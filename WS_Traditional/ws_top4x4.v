==> flow/design.v <==
`timescale 1ns / 1ns
module ws_pe4x4 #(parameter bit_width=8, acc_width=32)(
    clk,
    control,
    acc_in,     
    acc_out,    
    data_in,    
    wt_path_in,       
    data_out,
    wt_path_out 
 );
   input clk;
   input control;  
   input [acc_width-1:0] acc_in;  
   input [bit_width-1:0] data_in;   
   input [bit_width-1:0] wt_path_in;    
   output reg [acc_width-1:0] acc_out;   
   output reg [bit_width-1:0] data_out;     
   output reg [bit_width-1:0] wt_path_out;       
   reg [bit_width-1:0] mac_weight;
   always@(posedge clk) begin
      if (control) begin
         data_out    <= 'h0;
         acc_out     <= 'h0;
         mac_weight  <= wt_path_in;
         wt_path_out <= wt_path_in;
      end else begin
         data_out    <= data_in;
         acc_out     <= acc_in + data_in*mac_weight;
      end
   end
endmodule
`timescale 1ns / 1ns
module ws_top4x4#(parameter depth=4, bit_width=8, acc_width=32, size=4)
(
   clk,
   control,
   data_arr,
   wt_arr,
   acc_out
);
   input clk;
   input control; 
   input [(bit_width*depth)-1:0] data_arr;
   input [31:0] wt_arr;
   output reg [acc_width*size-1:0] acc_out;
   wire [(bit_width*depth)-1:0] mac_wt_in0, mac_wt_in1, mac_wt_in2, mac_wt_in3;
   wire [(bit_width*depth)-1:0] mac_wt_out0, mac_wt_out1, mac_wt_out2, mac_wt_out3;
   wire [(bit_width*depth)-1:0] mac_data_in0, mac_data_in1, mac_data_in2, mac_data_in3;
   wire [(bit_width*depth)-1:0] mac_data_out0, mac_data_out1, mac_data_out2, mac_data_out3;
   wire [acc_width*size-1:0] mac_acc_in0, mac_acc_in1, mac_acc_in_2, mac_acc_in3;
   wire [acc_width*size-1:0] mac_acc_out0, mac_acc_out1, mac_acc_out2, mac_acc_out3;
   assign mac_data_in0 = control ? 'h0 : data_arr;  
   assign mac_data_in1 = mac_data_out0;
   assign mac_data_in2 = mac_data_out1;
   assign mac_data_in3 = mac_data_out2;
   assign mac_wt_in0 = control ? wt_arr : 'h0;
   assign mac_wt_in1 = control ? mac_wt_out0 : 'h0;
   assign mac_wt_in2 = control ? mac_wt_out1 : 'h0;
   assign mac_wt_in3 = control ? mac_wt_out2 : 'h0;
   ws_pe4x4 u_MAC11 (
      .clk         (clk),
      .control     (control),
      .data_in     (mac_data_in0[7:0]),
      .wt_path_in  (mac_wt_in0[7:0]),
      .acc_in      ('h0),
      .data_out    (mac_data_out0[7:0]),
      .wt_path_out (mac_wt_out0[7:0]),
      .acc_out     (mac_acc_out0[acc_width-1:0])
   );
   ws_pe4x4 u_MAC12 (
      .clk         (clk),
      .control     (control),
      .data_in     (mac_data_in0[15:8]),
      .wt_path_in  (mac_wt_in1[7:0]),
      .acc_in      (mac_acc_out0[acc_width-1:0]),
      .data_out    (mac_data_out0[15:8]),
      .wt_path_out (mac_wt_out1[7:0]),
      .acc_out     (mac_acc_out1[acc_width-1:0])
   );
   ws_pe4x4 u_MAC13 (
      .clk         (clk),
      .control     (control),
      .data_in     (mac_data_in0[23:16]),
      .wt_path_in  (mac_wt_in2[7:0]),
      .acc_in      (mac_acc_out1[acc_width-1:0]),
      .data_out    (mac_data_out0[23:16]),
      .wt_path_out (mac_wt_out2[7:0]),
      .acc_out     (mac_acc_out2[acc_width-1:0])
   );
   ws_pe4x4 u_MAC14 (
      .clk         (clk),
      .control     (control),
      .data_in     (mac_data_in0[31:24]),
      .wt_path_in  (mac_wt_in3[7:0]),
      .acc_in      (mac_acc_out2[acc_width-1:0]),
      .data_out    (mac_data_out0[31:24]),
      .wt_path_out (mac_wt_out3[7:0]),
      .acc_out     (mac_acc_out3[acc_width-1:0])
   );
   ws_pe4x4 u_MAC21 (
      .clk         (clk),
      .control     (control),
      .data_in     (mac_data_out0[7:0]),
      .wt_path_in  (mac_wt_in0[15:8]),
      .acc_in      ('h0),
      .data_out    (mac_data_out1[7:0]),
      .wt_path_out (mac_wt_out0[15:8]),
      .acc_out     (mac_acc_out0[2*acc_width-1:acc_width])
   );
   ws_pe4x4 u_MAC22 (
      .clk         (clk),
      .control     (control),
      .data_in     (mac_data_out0[15:8]),
      .wt_path_in  (mac_wt_in1[15:8]),
      .acc_in      (mac_acc_out0[2*acc_width-1:acc_width]),
      .data_out    (mac_data_out1[15:8]),
      .wt_path_out (mac_wt_out1[15:8]),
      .acc_out     (mac_acc_out1[2*acc_width-1:acc_width])
   );
   ws_pe4x4 u_MAC23 (
      .clk         (clk),
      .control     (control),
      .data_in     (mac_data_out0[23:16]),
      .wt_path_in  (mac_wt_in2[15:8]),
      .acc_in      (mac_acc_out1[2*acc_width-1:acc_width]),
      .data_out    (mac_data_out1[23:16]),
      .wt_path_out (mac_wt_out2[15:8]),
      .acc_out     (mac_acc_out2[2*acc_width-1:acc_width])
   );
   ws_pe4x4 u_MAC24 (
      .clk         (clk),
      .control     (control),
      .data_in     (mac_data_out0[31:24]),
      .wt_path_in  (mac_wt_in3[15:8]),
      .acc_in      (mac_acc_out2[2*acc_width-1:acc_width]),
      .data_out    (mac_data_out1[31:24]),
      .wt_path_out (mac_wt_out3[15:8]),
      .acc_out     (mac_acc_out3[2*acc_width-1:acc_width])
   );
   ws_pe4x4 u_MAC31 (
      .clk         (clk),
      .control     (control),
      .data_in     (mac_data_out1[7:0]),
      .wt_path_in  (mac_wt_in0[23:16]),
      .acc_in      ('h0),
      .data_out    (mac_data_out2[7:0]),
      .wt_path_out (mac_wt_out0[23:16]),
      .acc_out     (mac_acc_out0[3*acc_width-1:2*acc_width])
   );
   ws_pe4x4 u_MAC32 (
      .clk         (clk),
      .control     (control),
      .data_in     (mac_data_out1[15:8]),
      .wt_path_in  (mac_wt_in1[23:16]),
      .acc_in      (mac_acc_out0[3*acc_width-1:2*acc_width]),
      .data_out    (mac_data_out2[15:8]),
      .wt_path_out (mac_wt_out1[23:16]),
      .acc_out     (mac_acc_out1[3*acc_width-1:2*acc_width])
   );
   ws_pe4x4 u_MAC33 (
      .clk         (clk),
      .control     (control),
      .data_in     (mac_data_out1[23:16]),
      .wt_path_in  (mac_wt_in2[23:16]),
      .acc_in      (mac_acc_out1[3*acc_width-1:2*acc_width]),
      .data_out    (mac_data_out2[23:16]),
      .wt_path_out (mac_wt_out2[23:16]),
      .acc_out     (mac_acc_out2[3*acc_width-1:2*acc_width])
   );
   ws_pe4x4 u_MAC34 (
      .clk         (clk),
      .control     (control),
      .data_in     (mac_data_in0[31:24]),       
      .wt_path_in  (mac_wt_in3[23:16]),
      .acc_in      (mac_acc_out2[3*acc_width-1:2*acc_width]),
      .data_out    (mac_data_out2[31:24]),
      .wt_path_out (mac_wt_out3[23:16]),
      .acc_out     (mac_acc_out3[3*acc_width-1:2*acc_width])
   );
   ws_pe4x4 u_MAC41 (
      .clk         (clk),
      .control     (control),
      .data_in     (mac_data_out2[7:0]),
      .wt_path_in  (mac_wt_in0[31:24]),
      .acc_in      ('h0),
      .data_out    (mac_data_out3[7:0]),
      .wt_path_out (mac_wt_out0[31:24]),
      .acc_out     (mac_acc_out0[4*acc_width-1:3*acc_width])
   );
   ws_pe4x4 u_MAC42 (
      .clk         (clk),
      .control     (control),
      .data_in     (mac_data_out2[15:8]),
      .wt_path_in  (mac_wt_in1[31:24]),
      .acc_in      (mac_acc_out0[4*acc_width-1:3*acc_width]),
      .data_out    (mac_data_out3[15:8]),
      .wt_path_out (mac_wt_out1[31:24]),
      .acc_out     (mac_acc_out1[4*acc_width-1:3*acc_width])
   );
   ws_pe4x4 u_MAC43 (
      .clk         (clk),
      .control     (control),
      .data_in     (mac_data_out2[23:16]),
      .wt_path_in  (mac_wt_in2[31:24]),
      .acc_in      (mac_acc_out1[4*acc_width-1:3*acc_width]),
      .data_out    (mac_data_out3[23:16]),
      .wt_path_out (mac_wt_out2[31:24]),
      .acc_out     (mac_acc_out2[4*acc_width-1:3*acc_width])
   );
   ws_pe4x4 u_MAC44 (
      .clk         (clk),
      .control     (control),
      .data_in     (mac_data_in1[31:24]),  
      .wt_path_in  (mac_wt_in3[31:24]),
      .acc_in      (mac_acc_out2[4*acc_width-1:3*acc_width]),
      .data_out    (mac_data_out1[31:24]),
      .wt_path_out (mac_wt_out3[31:24]),
      .acc_out     (mac_acc_out3[4*acc_width-1:3*acc_width])
   );
   always@(posedge clk) begin
      acc_out <= mac_acc_out3;
   end
endmodule
======== From RTL to reports: ws_top4x4 ========
What the tools print for ws_top4x4, step after step.
Line numbers count from 1 in the design file above.
Operators carry their Yosys type and port widths (W data, S select, Z words).
Library cell names are shortened.
Not given: --
design
  top module .............................. ws_top4x4
  clock port .............................. clk
  standard-cell library ................... sky130hd
  library corner .......................... tt_025C_1v80

======== Word-level counts ========
Source: Yosys, flattened and elaborated, memories not mapped. Widths are those after wreduce; folded enables and synchronous resets count as part of the registers. Registers that Yosys merges into a memory's read port (data or address) are not register bits. Print and check cells do not count. Equal cells are merged and count once.
operators by class
  $add $sub $neg .......................... 12
  multipliers ............................. 16
  mux-type cells .......................... 1
operators by type and width
  operator          count
  $mul A8 B8 Y16    16
  $add A32 B32 Y32  12
  $mux W32          1
bit counts
  register bits after elaboration ......... 848
  word-level cells ........................ 72

======== Depth ========
Yosys ltp: most cells in a row. Word level: on the elaborated netlist, between registers, memories and ports. Mapped: between sequential cells and ports; inverters and the memories' decode and read muxes count.
logic depth
  depth after elaboration ................. 3
  ABC_AREA ................................ 0
  depth in mapped cells ................... 28
  mapped depth without buffers ............ 25

======== After synthesis ========
Yosys stat after the flow's synthesis: flattened, memories mapped to cells. It holds for the ABC_AREA given above (unset counts as 0); a run with the other value may have another netlist.
cell types
  type      count  total area (um^2)
  fa_1      588    1.18E+04
  ha_1      770    9634.24
  dfxtp_1   436    8.73E+03
  and2_1    648    4.05E+03
  edfxtp_1  128    3.84E+03
  inv_1     844    3.17E+03
  nand2_1   506    1.9E+03
  xnor2_1   168    1.47E+03
  nor2_1    349    1.31E+03
  a21oi_1   243    1.22E+03
  xor2_1    118    1.03E+03
  nor2b_1   160    1000.96
  a21o_1    131    983.443
  o21ai_0   135    675.648
  clkbuf_1  110    412.896
  buf_4     52     390.374
  nor3_1    69     345.331
  o21a_1    43     322.81
Not listed: further types 59, cells in them 528.
mapped netlist
  cells in the netlist .................... 6026
  mapped area ............................. 56123.8 um^2
  sequential part of the area ............. 12572.1 um^2
  flip-flop cells ......................... 564

======== Path before layout ========
Path of least setup slack by OpenSTA after synthesis, without wires, with an ideal clock, recovery checks aside; 20% of the period is set as input and as output delay. Where synthesis merged equal registers, the netlist keeps one of their names.
path post-synthesis
  kind .................................... input -> register
  from .................................... input control
  to ...................................... register u_MAC14.acc_out[16]
  period .................................. 8.99 ns
  input delay ............................. 1.798 ns
  data arrival time ....................... 7.493 ns
  slack ................................... 1.370 ns
  delay of the path ....................... 5.823 ns
  stages on the path ...................... 27
  path buffers ............................ 3
  period reached after synthesis .......... 7.62 ns
"delay of the path" = arrival - input delay + setup time.
"stages on the path" counts driving pins, that of a launching flip-flop among them; a cell with two outputs on the path counts twice.
"period reached after synthesis" = period - worst setup slack (recovery checks aside). The figure is calculated, with input and output delays left at 20% of the set period.
Between the ends stands the longest chain of elaborated cells between them, by number of cells; it is not shown to be the way that was timed. Of several equally long chains one is given.
A line is the first line of the expression or statement that the cell stems from. Yosys adds cells for indexed reads and writes and turns some case tables into memories.
between the ends, post-synthesis
  cell sequence ........................... buf_2 buf_1 nor2b_1 clkbuf_1 nand2_1 fa_1 fa_1 inv_1 fa_1 inv_1 fa_1 inv_1 ha_1 inv_1 o21bai_1 a2111o_1 a31o_2 a21oi_1 xnor2_1 ha_1 a21o_1 a21o_1 a21oi_1 o21ai_0 a31oi_1 xor2_1 nor2_1
  length of the longest elaborated chain .. 3
  elaborated cells on any way between the ends .. 3
  RTL lines with such cells ............... 2
RTL lines, path post-synthesis
  element           line  text
  start, declared   43    input control;
  $mux W32          53    assign mac_data_in0 = control ? 'h0 : data_arr;
  $mul A8 B8 Y16    29    acc_out     <= acc_in + data_in*mac_weight;
  $add A32 B32 Y32  29
  end, assigned     24    acc_out     <= 'h0;
  end, assigned     29
  end, declared     17    output reg [acc_width-1:0] acc_out;

======== Worst path after layout ========
From the final timing report of job 2: the path of least setup slack in the routed layout; clock arrival at registers is part of the times.
path after layout
  kind .................................... input -> register
  from .................................... input control
  to ...................................... register u_MAC14.acc_out[16]
  period .................................. 8.4 ns
  input delay ............................. 1.68 ns
  data arrival time ....................... 7.21 ns
  slack ................................... 1.84 ns
  stages on the path ...................... 27
  path buffers ............................ 3
Between the ends stands the longest chain of elaborated cells between them, by number of cells; it is not shown to be the way that was timed. Of several equally long chains one is given.
between the ends, after layout
  cell sequence ........................... buf_16 buf_12 nor2b_4 buf_12 nand2_4 fa_1 fa_1 inv_1 fa_1 inv_1 fa_1 inv_2 ha_4 inv_4 o21bai_4 a2111o_1 a31o_2 a21oi_4 xnor2_4 ha_4 a21o_1 a21o_1 a21oi_2 o21ai_1 a31oi_2 xor2_1 nor2_1
  length of the longest elaborated chain .. 3
  elaborated cells on any way between the ends .. 3
  RTL lines with such cells ............... 2
RTL lines, path after layout
  element           line  text
  start, declared   43    input control;
  $mux W32          53    assign mac_data_in0 = control ? 'h0 : data_arr;
  $mul A8 B8 Y16    29    acc_out     <= acc_in + data_in*mac_weight;
  $add A32 B32 Y32  29
  end, assigned     24    acc_out     <= 'h0;
  end, assigned     29
  end, declared     17    output reg [acc_width-1:0] acc_out;

Top module ws_top4x4; platform sky130hd; tools Yosys and OpenROAD; 2 stored runs in no particular order. Input and output delays are each 20% of the period that was set; the output load is 0.01 pF.
"clock period reached" means the clock period less the worst setup slack. The figure is calculated, with input and output delays left at 20% of the set period.
"worst path time" means the part of the period allowed to the worst setup path (the constraints hold back 20% at inputs and 20% at outputs) less its slack; where the path has registers, the arrival times of their clocks count too.
By "total power after layout" is meant OpenSTA's value without simulated activity: inputs other than the clock are taken to toggle once in ten clock periods, and the tool carries that through the logic.

======== job 1 ========
==> flow/run.sh <==
#!/bin/bash
# the make line also repeats the synthesis and layout settings of config.mk as NAME=value (left out here)
make -C /OpenROAD-flow-scripts/flow DESIGN_CONFIG=/design/flow/config.mk WORK_HOME=/design/flow/orfs CLKGATE_MAP_FILE= finish
==> flow/config.mk <==
export PLATFORM = sky130hd
export DESIGN_NAME = ws_top4x4
export DESIGN_NICKNAME = ws_top4x4
export VERILOG_FILES = /design/flow/design.v
export SDC_FILE = /design/flow/constraint.sdc
export NUM_CORES = 4
export LEC_CHECK = 0
export CAP_MARGIN = 20
export CELL_PAD_IN_SITES_DETAIL_PLACEMENT = 1
export CORE_MARGIN = 2
export CORE_UTILIZATION = 44
export CTS_CLUSTER_SIZE = 64
export GPL_ROUTABILITY_DRIVEN = 1
export MIN_ROUTING_LAYER = met1
export PLACE_DENSITY = 0.71
export SETUP_SLACK_MARGIN = 0.49
export SLEW_MARGIN = 20
export TNS_END_PERCENT = 55
==> flow/constraint.sdc <==
create_clock -name core_clock -period 5.05 [get_ports {clk}]
set_input_delay 1.0100 -clock core_clock [delete_from_list [all_inputs] [get_ports {clk}]]
set_output_delay 1.0100 -clock core_clock [all_outputs]
set_load 0.01 [all_outputs]

-------- job 1 --------
  not finished: routing ended with error GRT-0232

======== job 2 ========
==> flow/run.sh <==
#!/bin/bash
# the make line also repeats the synthesis and layout settings of config.mk as NAME=value (left out here)
make -C /OpenROAD-flow-scripts/flow DESIGN_CONFIG=/design/flow/config.mk WORK_HOME=/design/flow/orfs CLKGATE_MAP_FILE= finish
==> flow/config.mk <==
export PLATFORM = sky130hd
export DESIGN_NAME = ws_top4x4
export DESIGN_NICKNAME = ws_top4x4
export VERILOG_FILES = /design/flow/design.v
export SDC_FILE = /design/flow/constraint.sdc
export NUM_CORES = 4
export LEC_CHECK = 0
export CAP_MARGIN = 20
export CELL_PAD_IN_SITES_DETAIL_PLACEMENT = 2
export CELL_PAD_IN_SITES_GLOBAL_PLACEMENT = 1
export CORE_MARGIN = 2
export CORE_UTILIZATION = 17
export CTS_CLUSTER_DIAMETER = 180
export MAX_ROUTING_LAYER = met5
export MIN_ROUTING_LAYER = met1
export PLACE_DENSITY_LB_ADDON = 0.09
export SETUP_SLACK_MARGIN = 2.37
export SLEW_MARGIN = 15
export TNS_END_PERCENT = 55
==> flow/constraint.sdc <==
create_clock -name core_clock -period 8.4 [get_ports {clk}]
set_input_delay 1.6800 -clock core_clock [delete_from_list [all_inputs] [get_ports {clk}]]
set_output_delay 1.6800 -clock core_clock [all_outputs]
set_load 0.01 [all_outputs]

-------- measured, job 2 --------
  synthesized cell area ................... 56123.8 um^2
  die area ................................ 334755.0 um^2
  std-cell area (final layout) ............ 69790.7 um^2
  utilization after layout ................ 0.213
  worst setup slack after layout .......... 1.842 ns
  sum of negative setup slack ............. 0.000 ns
  lowest hold slack ....................... 0.320 ns
  total power after layout ................ 14.714 mW
  clock period reached .................... 6.558 ns
  worst path time ......................... 4.88 ns
  worst path kind ......................... input -> register
